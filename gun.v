==> flow/design.v <==
`timescale 1ns / 1ps
module gun(
    input rst_i,
    input clk_i,
    input [15:0] sw_i,
    output busy,
    output [14:0] leds
);
reg mult_reset;
reg [7:0] mult_i1;
reg [7:0] mult_i2;
wire mult_busy;
wire [15:0] mult_out;
wire [7:0] a_in;
wire [7:0] b_in;
reg [3:0] state, state_next;
reg [7:0] a;
reg [7:0] b;
reg [15:0] tmp;
reg [15:0] tmp1;
reg [15:0] tmp2;
reg [15:0] r;
multiplier mult(
    .clk_i(clk_i),
    .rst_i(mult_reset),
    .a_bi(mult_i1),
    .b_bi(mult_i2),
    .busy_o(mult_busy),
    .y_bo(mult_out)
);
localparam STATE0 = 4'b0000;
localparam STATE1 = 4'b0001;
localparam STATE2 = 4'b0010;
localparam STATE3 = 4'b0011;
localparam STATE4 = 4'b0100;
localparam STATE5 = 4'b0101;
localparam STATE6 = 4'b0110;
localparam STATE7 = 4'b0111;
assign busy = rst_i | |state;
assign leds = r;
assign a_in = sw_i[15:8];
assign b_in = sw_i[7:0];
always @(posedge clk_i)
    if (rst_i) begin
        state <= STATE1;
    end else begin
        state <= state_next;
    end
always @(posedge clk_i) begin
    case(state)
        STATE0: state_next = STATE0;
        STATE1: state_next = STATE5;
        STATE5:
        begin
            if (mult_busy) begin
                state_next = STATE5;
            end else begin
                state_next = STATE2;
            end
        end
        STATE2: state_next = STATE6;
        STATE6:
        begin
            if (mult_busy) begin
                state_next = STATE6;
            end else begin
                state_next = STATE3;
            end
        end
        STATE3: state_next = STATE7;
        STATE7: begin
            if (mult_busy) begin
                state_next = STATE7;
            end else begin
                state_next = STATE4;
            end
        end
        STATE4: state_next = STATE0;
    endcase
end
always @(posedge clk_i) begin
    if (rst_i) begin
        mult_reset <= 0;
        r <= 0;
        tmp <= 0;
        tmp1 <= 0;
        tmp2 <= 0;
    end else begin
        case (state)
            STATE0:
                begin
                end
            STATE1:
                begin
                    mult_reset <= 1;
                    mult_i1 <= a_in;
                    mult_i2 <= b_in;
                end
            STATE5:
                begin
                    if (mult_busy) begin
                        mult_reset <= 0;
                    end else begin
                        tmp <= mult_out;
                    end
                end
            STATE2:
                begin
                    if (mult_busy) begin
                        mult_reset <= 0;
                    end else begin
                        mult_reset <= 1;
                        mult_i1 <= a_in;
                        mult_i2 <= a_in;
                    end
                end
            STATE6:
                begin
                    if (mult_busy) begin
                        mult_reset <= 0;
                    end else begin
                        tmp1 <= mult_out;
                    end
                end
            STATE3:
                begin
                    if (mult_busy) begin
                        mult_reset <= 0;
                    end else begin
                        mult_reset <= 1;
                        mult_i1 <= tmp1;
                        mult_i2 <= a_in;
                    end
                end
            STATE7:
                begin
                    if (mult_busy) begin
                        mult_reset <= 0;
                    end else begin
                        tmp2 <= mult_out;
                    end
                end
            STATE4:
                begin
                    if (mult_busy) begin
                        mult_reset <= 0;
                    end else begin
                        mult_reset <= 1;
                        r <= tmp + tmp2;
                    end
                end
        endcase
    end
end
endmodule
`timescale 1ns / 1ps
module multiplier (
	input clk_i,
	input rst_i ,
	input [7 : 0] a_bi,
	input [7 : 0] b_bi,
	output busy_o,
	output reg [15 : 0] y_bo
);
localparam IDLE = 1'b0;
localparam WORK = 1'b1;
reg [2 : 0] ctr;
wire [2 : 0] end_step;
wire [7 : 0] part_sum;
wire [15 : 0] shifted_part_sum;
reg [7 : 0] a, b;
reg [15 : 0] part_res;
reg state;
assign part_sum = a & {8{b[ctr]}} ;
assign shifted_part_sum = part_sum << ctr ;
assign end_step = (ctr == 3'h7);
assign busy_o = rst_i | state;
always @(posedge clk_i)
	if (rst_i) begin
		ctr <= 0;
		part_res <= 0;
		y_bo <= 0;
		state <= WORK;
		a <= a_bi;
		b <= b_bi;
	end else begin
		case (state)
			IDLE: y_bo <= part_res;
			WORK:
				begin
					if (end_step) begin
						state <= IDLE;
						y_bo <= part_res;
					end
					part_res <= part_res + shifted_part_sum;
					ctr <= ctr + 1;
				end
		endcase
	end
endmodule
## Reports on gun

The steps from the RTL of gun to its reports follow in flow order.
Lines are those of the file above, counted from 1.
Operators: Yosys type, input widths -> output width; for muxes data width and select width s.
Cell names lack the library's common part.
Not given: -

| inputs | value |
|---|---|
| top | gun |
| clock | clk_i |
| library | sky130hd |
| timing corner | tt_025C_1v80 |

## After elaboration

Source: Yosys, flattened and elaborated, memories not mapped. Widths are those after wreduce. Registers that Yosys merges into a memory's read port (data or address) are not register bits. Print and check cells do not count. Equal cells are merged and count once.

| bit counts | value |
|---|---|
| output and inout bits | 16 |
| register bits after elaboration | 129 |
| bits in writable memories | 0 |
| clocked read ports x word width | 0 |
| input port bits | 18 |
| bits in latches | 0 |
| memories kept | 0 |
| cells after elaboration | 71 |
| memory bits (read-only) | 0 |

| operators by class | value |
|---|---|
| shift operators | 2 |
| add/sub/neg operators | 3 |
| equal/unequal tests | 13 |
| magnitude comparators | 0 |
| divide/modulo/power cells | 0 |
| muxes and demuxes | 15 |
| bitwise logic cells | 6 |
| reduce/logical cells | 17 |
| $mul | 0 |

Operators with widths:

| cell | count |
|---|---|
| $pmux 15 s2 | 1 |
| $pmux 4 s7 | 1 |
| $pmux 8 s3 | 1 |
| $add 16x16->16 | 1 |
| $eq 4x3->1 const B | 4 |
| $shl 8x3->16 | 1 |
| $pmux 8 s2 | 1 |
| $mux 8 | 2 |
| $add 15x15->15 | 1 |
| $mux 15 | 1 |
| $reduce_bool 7->1 | 2 |
| $reduce_and 2->1 | 5 |
| $ne 2x2->1 const B | 4 |
| $eq 4x2->1 const B | 2 |
| $shiftx 8x3->1 | 1 |
| $and 8x8->8 | 1 |
| $reduce_bool 3->1 | 2 |
| $reduce_or 3->1 | 2 |
| $mux 3 | 2 |
| $reduce_or 2->1 | 2 |
| $eq 4x1->1 const B | 1 |
| $logic_not 4->1 | 1 |
| $reduce_and 4->1 | 1 |
| $reduce_or 4->1 | 1 |
| $mux 1 | 4 |
| $not 1->1 | 3 |
| $add 3x1->3 const B | 1 |
| $eq 3x3->1 const B | 1 |

Other operator kinds: 5; their cells: 6.

## Longest topological paths

Yosys ltp: most cells in a row. Word level: on the elaborated netlist, between registers, memories and ports. Mapped: between sequential cells and ports; inverters and the memories' decode and read muxes count.

| logic depth | value |
|---|---|
| depth after elaboration | 4 |
| ABC_AREA | 0 |
| mapped depth | 15 |
| depth with buffers taken out | 13 |

## After synthesis

Yosys stat after the flow's synthesis: flattened, memories mapped to cells. It holds for the ABC_AREA given above (unset counts as 0); a run with the other value may have another netlist.
Totals and module areas in this step are rounded.

Cells by type:

| type | count | area in all (um2) |
|---|---|---|
| dfxtp_1 | 91 | 1.82E+03 |
| edfxtp_1 | 35 | 1.05E+03 |
| nand2_1 | 125 | 469.2 |
| ha_1 | 32 | 400.384 |
| a21oi_1 | 74 | 370.355 |
| mux2i_1 | 29 | 290.278 |
| nor2_1 | 59 | 221.462 |
| mux2_2 | 19 | 213.955 |
| xnor2_1 | 15 | 131.376 |
| clkbuf_1 | 21 | 78.826 |
| a211oi_1 | 9 | 67.565 |
| o21ai_0 | 13 | 65.062 |
| o211ai_1 | 8 | 60.058 |
| nand2b_1 | 9 | 56.304 |
| nor3_1 | 11 | 55.053 |
| a31oi_1 | 8 | 50.048 |
| and3_1 | 8 | 50.048 |
| a21o_1 | 6 | 45.043 |

Other cell types: 44; their cells: 103.

| synthesis totals | value |
|---|---|
| flip-flops | 126 |
| buffers | 36 |
| sequential part of the area | 0.00287 mm2 |
| cells in the netlist | 675 |
| synthesis area | 0.00631 mm2 |

The figures by module come from a second, unflattened synthesis with its own total; it is not the netlist above.

| unflattened totals | value |
|---|---|
| cells (unflattened synthesis) | 699 |
| area (unflattened synthesis) | 0.00639 mm2 |

Each row is one instance without its submodules.

By module:

| module | cells | times used | seq. area (mm2) | area (mm2) |
|---|---|---|---|---|
| gun | 390 | 1 | 0.00171 | 0.00356 |
| multiplier | 309 | 1 | 0.0012 | 0.00283 |

## Timing after synthesis

Source: OpenSTA report_checks on the synthesized netlist (no wires, ideal clock, input and output delay 20% of the period each), path of least setup slack; recovery checks are left aside. Register names are those of the netlist, which keeps one name where synthesis merged equal registers.

| timing post-synthesis | value |
|---|---|
| path kind | register -> register |
| start point | register mult.ctr[0] |
| end point | register mult.part_res[14] |
| library setup time | 0.135 ns |
| arrival | 2.730 ns |
| path delay | 2.865 ns |
| required time | 2.945 ns |
| driving pins on the path | 13 |
| path buffers | 2 |
| period | 3.08 ns |
| launch time at the first pin | 0.000 ns |
| path slack | 0.215 ns |
| period reached after synthesis | 2.865 ns |

"path delay" = arrival - input delay + setup time.
"driving pins on the path": output pins that drive a net of the path, with the launching flip-flop's if there is one; two outputs of one cell count as two.
"period reached after synthesis" is the clock period less the worst setup slack; recovery checks do not enter. This is arithmetic on one report: input and output delays are still those of the set period (20% each).
Between the ends stands the longest chain of elaborated cells between them, by number of cells; it is not shown to be the way that was timed. Of several equally long chains one is given.
A line is the first line of the expression or statement that the cell stems from. Yosys adds cells for indexed reads and writes and turns some case tables into memories.

| between the ends, post-synthesis | value |
|---|---|
| cell sequence | dfxtp_1 buf_4 clkbuf_1 nor2b_1 and3_1 ha_1 fa_1 a211oi_1 o21ai_1 o211ai_1 nand2_1 a311oi_1 o311ai_1 |
| cells in the longest elaborated chain | 4 |
| elaborated cells on any way between the ends | 4 |
| source lines of those cells | 3 |
| those cells by class | add/sub: 1; shift: 2; logic: 1 |

Ends and longest elaborated chain, post-synthesis:

| element | RTL line | RTL |
|---|---|---|
| from (decl) | 167 | `reg [2 : 0] ctr;` |
| from (assign) | 180 | `ctr <= 0;` |
| from (assign) | 196 | `ctr <= ctr + 1;` |
| $shiftx 8x3->1 | 174 | `assign part_sum = a & {8{b[ctr]}} ;` |
| $and 8x8->8 | 174 |  |
| $shl 8x3->16 | 175 | `assign shifted_part_sum = part_sum << ctr ;` |
| $add 16x16->16 | 195 | `part_res <= part_res + shifted_part_sum;` |
| to (assign) | 181 | `part_res <= 0;` |
| to (assign) | 195 |  |
| to (decl) | 172 | `reg [15 : 0] part_res;` |

## Timing after layout

From the final timing report of flow run 1: the path of least setup slack in the routed layout; clock arrival at registers is part of the times.

| timing after layout | value |
|---|---|
| path kind | register -> register |
| start point | register mult.ctr[0] |
| end point | register mult.part_res[14] |
| path buffers | 0 |
| driving pins on the path | 10 |
| arrival | 3.76 ns |
| library setup time | 0.14 ns |
| required time | 5.25 ns |
| launch time at the first pin | 0.42 ns |
| path slack | 1.48 ns |
| period | 4.97 ns |

Between the ends stands the longest chain of elaborated cells between them, by number of cells; it is not shown to be the way that was timed. Of several equally long chains one is given.

| between the ends, after layout | value |
|---|---|
| cell sequence | dfxtp_1 mux4_2 and3_1 fa_1 a211oi_1 o21ai_1 o211ai_1 nand2_1 a311oi_1 o311ai_1 |
| cells in the longest elaborated chain | 4 |
| elaborated cells on any way between the ends | 4 |
| source lines of those cells | 3 |
| those cells by class | add/sub: 1; shift: 2; logic: 1 |

Ends and longest elaborated chain, after layout:

| element | RTL line | RTL |
|---|---|---|
| from (decl) | 167 | `reg [2 : 0] ctr;` |
| from (assign) | 180 | `ctr <= 0;` |
| from (assign) | 196 | `ctr <= ctr + 1;` |
| $shiftx 8x3->1 | 174 | `assign part_sum = a & {8{b[ctr]}} ;` |
| $and 8x8->8 | 174 |  |
| $shl 8x3->16 | 175 | `assign shifted_part_sum = part_sum << ctr ;` |
| $add 16x16->16 | 195 | `part_res <= part_res + shifted_part_sum;` |
| to (assign) | 181 | `part_res <= 0;` |
| to (assign) | 195 |  |
| to (decl) | 172 | `reg [15 : 0] part_res;` |

Subject: gun on sky130hd, stored results

Hello all,

Measured data: module gun, platform sky130hd, 2 stored runs of the flow under differing settings, order arbitrary. Input and output delays are each 20% of the period that was set; the output load is 0.01 pF.
"clock period reached" = clock period - worst setup slack. The figure is calculated, with input and output delays left at 20% of the set period.
"time of the worst setup path" is the time allowed to the run's worst setup path (the clock period less input and output delay, where it has them) less its slack. Clock arrival times count: a late capture clock shortens it, a late launch clock lengthens it.
"total design power" is the tool's figure for a default switching activity; nothing was simulated.
Measured values are rounded.

#### Flow run 1

| setting | value |
|---|---|
| period_ns | `4.97` |
| CAP_MARGIN | `20` |
| CORE_MARGIN | `2` |
| CORE_UTILIZATION | `40` |
| SLEW_MARGIN | `20` |

| result | value |
|---|---|
| total design power | 3.71 mW |
| final utilization | 0.48 |
| setup TNS | 0.000 ns |
| clock period reached | 3.488 ns |
| time of the worst setup path | 3.49 ns |
| critical path kind | register -> register |
| cell area after synthesis | 0.00631 mm2 |
| setup slack of the worst path | 1.48 ns |
| total die area | 0.0168 mm2 |
| worst hold slack in the final report | 0.416 ns |
| std-cell area (final layout) | 0.00735 mm2 |

#### Flow run 2

| setting | value |
|---|---|
| period_ns | `5.29` |
| CORE_UTILIZATION | `27` |
| PLACE_DENSITY | `0.85` |
| HOLD_SLACK_MARGIN | `-0.09` |
| CORE_ASPECT_RATIO | `1.63` |
| GPL_TIMING_DRIVEN | `1` |
| SLEW_MARGIN | `20` |
| CAP_MARGIN | `20` |
| CORE_MARGIN | `2` |

| result | value |
|---|---|
| total design power | 3.62 mW |
| final utilization | 0.325 |
| setup TNS | 0.000 ns |
| clock period reached | 3.631 ns |
| time of the worst setup path | 3.63 ns |
| critical path kind | register -> register |
| cell area after synthesis | 0.00631 mm2 |
| setup slack of the worst path | 1.66 ns |
| total die area | 0.0246 mm2 |
| worst hold slack in the final report | 0.410 ns |
| std-cell area (final layout) | 0.00748 mm2 |

Thanks
